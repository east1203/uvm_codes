==> flow/design.v <==
 module watchdog(
          input clk,
          input rst_,
          input flag,  
          input [1:0] mode,  
          input update,  
          input [31:0]  StartValue,  
          output timeout,  
          output intr   
 );
wire enable;
reg timeout_r;
reg intr_r;
reg [31:0]  count;
reg [1:0] count_int;  
reg modesel; 
assign timeout  = timeout_r;
assign intr      = intr_r;
assign enable = mode[1];
always@(posedge clk or negedge rst_) begin
  if(rst_ == 1'b0) begin
    timeout_r <=  1'b0;
    intr_r     <=  1'b0;
    count     <=  32'hffffffff;
    count_int <=  2'b0;
    modesel   <=  1'b0;
  end
  else if(modesel != mode[0]) begin 
    modesel <=  mode[0];
    timeout_r <=  1'b0;
    intr_r     <=  1'b0;
    count     <=  StartValue;
  end
  else if(flag == 1'b1) begin  
    count <=  StartValue;
    count_int <=  2'b0;
    intr_r     <=  1'b0;
  end
  else if(update) begin
    count <=  StartValue;
  end  
  else if(enable==1'b1) begin  
    if(count  ==  32'b0) begin  
      count <= StartValue;
      case(modesel)
        1'b0: begin
          timeout_r <=  1'b1;
          count_int <=  2'b0;
        end
        1'b1: begin  
          if(count_int  == 1'b1) begin
            timeout_r <=  1'b1;
            intr_r     <=  1'b0;
          end
          else if(count_int == 1'b0) begin
            count_int <= count_int + 1'b1;  
            intr_r     <=  1'b1;
          end
        end
      endcase
    end
    else begin
      count <= count - 1'b1;  
      timeout_r <=  1'b0;
    end
  end
  else count <= count; 
end
 endmodule
 module wd_apb(
          input pclk,
          input prst_,
          input pwrite,  
          input psel,
          input penable,
          input   [7:0] paddr,
          input   [31:0] pwdata,
          output  [31:0] prdata,
          output  flag,  
          output  [1:0] mode,
          output  update, 
          output  [31:0]  StartValue  
 );
 reg  [1:0]   mode_r;
 reg          flag_r;
 reg          update_r;
 reg  [31:0]  StartValue_r;
 reg  [31:0]  prdata_r;
 assign flag        = flag_r;
 assign update      = update_r;
 assign mode        = mode_r;
 assign StartValue  = StartValue_r;
 assign prdata      = prdata_r;
 always@(posedge pclk or negedge prst_) begin
   if(prst_ == 1'b0) begin
      flag_r        <=  1'h0;
      update_r      <=  1'h0;
      mode_r        <=  2'b10;  
      StartValue_r  <=  32'hffffffff;     
   end
   else if(psel && penable && pwrite) begin
       case(paddr)
         8'h00: begin
           StartValue_r  <=  pwdata[31:0];
           update_r       <=  1'b1;
         end
         8'h08: begin
           flag_r         <=  1'b1;
         end
         8'h10: begin
           mode_r         <=  pwdata[1:0];
         end
         default: begin
           flag_r         <=  1'b0;
           update_r       <=  1'b0;
         end
       endcase
   end
   else begin
     flag_r     <=  1'b0;
     update_r   <=  1'b0;
   end
 end
 always@(posedge pclk or negedge prst_) begin
   if(prst_ == 1'b0) begin
     prdata_r <=  32'b0;
   end
   else if(psel && penable && (!pwrite)) begin
    case(paddr)
     8'h00: prdata_r        <= StartValue;
     8'h10      : prdata_r        <=  {30'b0,mode} ;
     default:
       prdata_r <=  32'b0;
   endcase
 end
 end
 endmodule
 module wd_top( input pclk,
                input prst_,
                input pwrite,
                input psel,
                input penable,
                input   [7:0]   paddr,
                input   [31:0]   pwdata,
                output  [31:0]   prdata,
                output          timeout,
                output          intr
              );
wire  [31:0]  StartValue;
wire  [1:0]   mode;
wire  flag;
wire  update;
wd_apb wd_apb(  .pclk(pclk),
                .prst_(prst_),
                .pwrite(pwrite),
                .psel(psel),
                .penable(penable),
                .paddr(paddr),
                .pwdata(pwdata),
                .prdata(prdata),
                .flag(flag),
                .mode(mode),
                .update(update),
                .StartValue(StartValue)
);            
watchdog wd(  .clk(pclk),
              .rst_(prst_),
              .flag(flag),
              .mode(mode),
              .update(update),
              .StartValue(StartValue),
              .timeout(timeout),
              .intr(intr)
);
 endmodule
; ---- Tool chain data of wd_top
; Tool output for the design above, in the order of the flow.
; Lines are those of the file above, counted from 1.
; Operators carry their Yosys type and port widths (W data, S select, Z words).
; Cell names lack the library's common part.
; A cell with - has no value.
[inputs]
top_module = wd_top
clk_port = pclk
lib = sky130hd
lib_corner = tt_025C_1v80

; ---- Word level
; Counts by Yosys on the flattened word-level netlist (proc, flatten, opt, wreduce; memories kept). Register bits leave out memories and registers merged into their read ports (data or address). Print and check cells are left out. Cells with the same type and inputs are merged into one.
[word_totals]
mem_bits_rw = 0
in_bits = 45
out_inout_bits = 34
ff_bits = 105
mem_count = 0
romBits = 0
clocked_rd_ports_x_width = 0
latch_bits = 0
word_cells = 82
[op_classes]
n_reduce_logical = 22
equal = 14
addsub = 2
mul = 0
n_shift = 0
n_logic = 2
n_mux = 32
cmp = 0
n_div = 0
[ops]
columns = operator, n
row1 = $mux W32, 5
row2 = $pmux W32 S2, 1
row3 = $sub A32 B1 Y32 const B, 1
row4 = $logic_not A32 Y1, 1
row5 = $mux W1, 16
row6 = $mux W2, 6
row7 = $reduce_and A5 Y1, 2
row8 = $reduce_bool A3 Y1, 3
row9 = $reduce_bool A4 Y1, 2
row10 = $eq A8 B4 Y1 const B, 1
row11 = $eq A8 B5 Y1 const B, 1
row12 = $logic_not A8 Y1, 1
row13 = $ne A2 B1 Y1 const B, 3
row14 = $reduce_bool A2 Y1, 3
row15 = $ne A3 B3 Y1 const B, 2
row16 = $reduce_and A6 Y1, 1
row17 = $pmux W1 S2, 3
row18 = $ne A2 B2 Y1 const B, 2
row19 = $reduce_and A2 Y1, 2
row20 = $reduce_or A2 Y1, 2
row21 = $ne A4 B2 Y1 const B, 1
row22 = $ne A4 B4 Y1 const B, 1
row23 = $pmux W2 S2, 1
row24 = $logic_and A1 B1 Y1, 3
row25 = $ne A3 B1 Y1 const B, 1
row26 = $not A1 Y1, 2
row27 = $add A2 B1 Y2 const B, 1
row28 = $eq A2 B1 Y1 const B, 1
; Not listed: further kinds 3, cells in them 3.

; ---- Depth
; Yosys ltp: most cells in a row. Word level: on the elaborated netlist, between registers, memories and ports. Mapped: between sequential cells and ports; inverters and the memories' decode and read muxes count.
[logic_depth]
word_depth = 9
abc_area = 0
depth_mapped = 10

; ---- After synthesis
; Yosys stat after the flow's synthesis: flattened, memories mapped to cells. It holds for the ABC_AREA given above (unset counts as 0); a run with the other value may have another netlist.
[by_type]
columns = type, n
row1 = dfstp_2, 65
row2 = dfrtp_1, 40
row3 = mux2_2, 34
row4 = a22o_1, 31
row5 = nor2_1, 41
row6 = nand3_1, 29
row7 = o21ai_0, 24
row8 = nand2_1, 29
row9 = a21oi_1, 21
row10 = clkbuf_1, 26
row11 = or4_1, 13
row12 = a211oi_1, 11
row13 = nor4_1, 13
row14 = ha_1, 6
row15 = nand4_1, 11
row16 = nor3_1, 10
row17 = or3_1, 7
row18 = nor4_4, 2
; Other cell types: 36; their cells: 80.
[mapped]
mapped_cells = 493
sequential_area_um2 = 2708.8
buffers = 30
yosys_area_um2 = 5250.0
ffs = 105
; The figures by module come from a second, unflattened synthesis with its own total; it is not the netlist above.
[unflattened]
hier_cells = 472
area_unflattened_um2 = 5256.3
; Rows give one instance, submodules left out.
[by_module]
columns = module, instances, area_um2, seq_area_um2, cells
row1 = wd_apb, 1, 2628.8, 1742.9, 164
row2 = watchdog, 1, 2627.5, 965.9, 308
row3 = wd_top, 1, 0.0, 0.0, 0

; ---- Path before layout
; Source: OpenSTA report_checks on the synthesized netlist (no wires, ideal clock, input and output delay 20% of the period each), path of least setup slack; recovery checks are left aside. Register names are those of the netlist, which keeps one name where synthesis merged equal registers.
[synth_path]
path_kind = input to register
start = input port paddr[2]
end = register wd_apb.StartValue_r[10]
arrival_time_ns = 2.530
stages = 6
path_slack_ns = 0.247
clock_period_ns = 2.86
in_delay_ns = 0.572
path_buffers = 1
required_time_ns = 2.778
delay_ns = 2.040
setup_ns = 0.082
period_less_setup_slack_ns = 2.613
; "delay_ns" = arrival - input delay + setup time.
; "stages" counts driving pins, that of a launching flip-flop among them; a cell with two outputs on the path counts twice.
; "period_less_setup_slack_ns" = period - worst setup slack (recovery checks aside). The figure is calculated, with input and output delays left at 20% of the set period.
; Between the ends stands the longest chain of elaborated cells between them, by number of cells; it is not shown to be the way that was timed. Of several equally long chains one is given.
; A line is the first line of the expression or statement that the cell stems from. Yosys adds cells for indexed reads and writes and turns some case tables into memories.
[synth_between]
cell_sequence = or4_1 nor3_1 nand4_1 nor3_1 clkbuf_1 mux2_2
elab_chain_cells = 2
[synth_lines]
columns = item, line
row1 = start: declaration, 143  ; input   [7:0]   paddr,
row2 = $logic_not A8 Y1, 102  ; case(paddr)
row3 = $reduce_and A2 Y1, -
row4 = end: assignment, 99  ; StartValue_r  <=  32'hffffffff;
row5 = end: assignment, 104  ; StartValue_r  <=  pwdata[31:0];
row6 = end: declaration, 87  ; reg  [31:0]  StartValue_r;

; ---- Worst path after layout
; Path of least setup slack in the final report of run 1 (OpenROAD, finished layout, wires in). Where an end is a register, its clock arrival counts in the times.
[layout_path]
path_kind = register to register
start = register wd.count[10]
end = register wd.count[22]
path_slack_ns = -0.05
arrival_time_ns = 2.73
path_buffers = 1
clock_period_ns = 2.39
setup_ns = 0.07
stages = 8
required_time_ns = 2.67
; Between the ends stands the longest chain of elaborated cells between them, by number of cells; it is not shown to be the way that was timed. Of several equally long chains one is given.
; At most two assigning lines are given for a register; there are more.
[layout_between]
cell_sequence = dfstp_2 or4_4 or4_4 nor3_4 buf_6 nor2_4 mux2_4 o22a_1
elab_chain_cells = 6
[layout_lines]
columns = item, line
row1 = start: declaration, 14  ; reg [31:0]  count;
row2 = start: assignment, 32  ; count     <=  StartValue;
row3 = start: assignment, 35  ; count <=  StartValue;
row4 = $sub A32 B1 Y32, 63  ; count <= count - 1'b1;
row5 = $mux W32, 43  ; if(count  ==  32'b0) begin
row6 = $mux W32, 42  ; else if(enable==1'b1) begin
row7 = $mux W32, 39  ; else if(update) begin
row8 = $mux W32, 34  ; else if(flag == 1'b1) begin
row9 = $mux W32, 28  ; else if(modesel != mode[0]) begin
row10 = end: assignment, 32
row11 = end: assignment, 35
row12 = end: declaration, 14

; 2 stored runs of wd_top in the flow (synthesis by Yosys, layout by OpenROAD, sky130hd cells), in arbitrary order. Constraints: input delay and output delay 20% of the set period each, output load 0.01 pF.
; "achieved_clock_period_ns" means the clock period less the worst setup slack. The figure is calculated, with input and output delays left at 20% of the set period.
; "worst_path_time_ns" means the part of the period allowed to the worst setup path (the constraints hold back 20% at inputs and 20% at outputs) less its slack; where the path has registers, the arrival times of their clocks count too.
; "fin_power_uw": no workload was simulated; the value follows from the tool's default switching activity.

[run 1: settings]
period_ns = 2.39
CAP_MARGIN = 20
CORE_MARGIN = 2
CORE_UTILIZATION = 40
SLEW_MARGIN = 20
[run 1: results]
post_route_stdcell_area_um2 = 7250.7
fin_ws_ns = -0.053
fin_power_uw = 5510
achieved_clock_period_ns = 2.443
worst_path_time_ns = 2.44
timing.worst_path_kind = register to register
design.die.area_um2 = 14057.7
finish.utilization_pct = 57.0
setupTns_ns = -0.130
yosys_chip_area_um2 = 5250.0

[run 2: settings]
period_ns = 3.25
CORE_UTILIZATION = 20
SETUP_SLACK_MARGIN = -0.3
PLACE_DENSITY = 0.67
CORE_ASPECT_RATIO = 0.74
CORE_MARGIN = 9
TNS_END_PERCENT = 10
GPL_TIMING_DRIVEN = 1
GPL_ROUTABILITY_DRIVEN = 0
CTS_CLUSTER_SIZE = 86
SLEW_MARGIN = 30
MAX_ROUTING_LAYER = met5
CAP_MARGIN = 20
[run 2: results]
post_route_stdcell_area_um2 = 6756.5
fin_ws_ns = 0.438
fin_power_uw = 3556
achieved_clock_period_ns = 2.812
worst_path_time_ns = 2.81
timing.worst_path_kind = register to register
design.die.area_um2 = 32473.5
finish.utilization_pct = 26.4
setupTns_ns = 0.000
yosys_chip_area_um2 = 5250.0
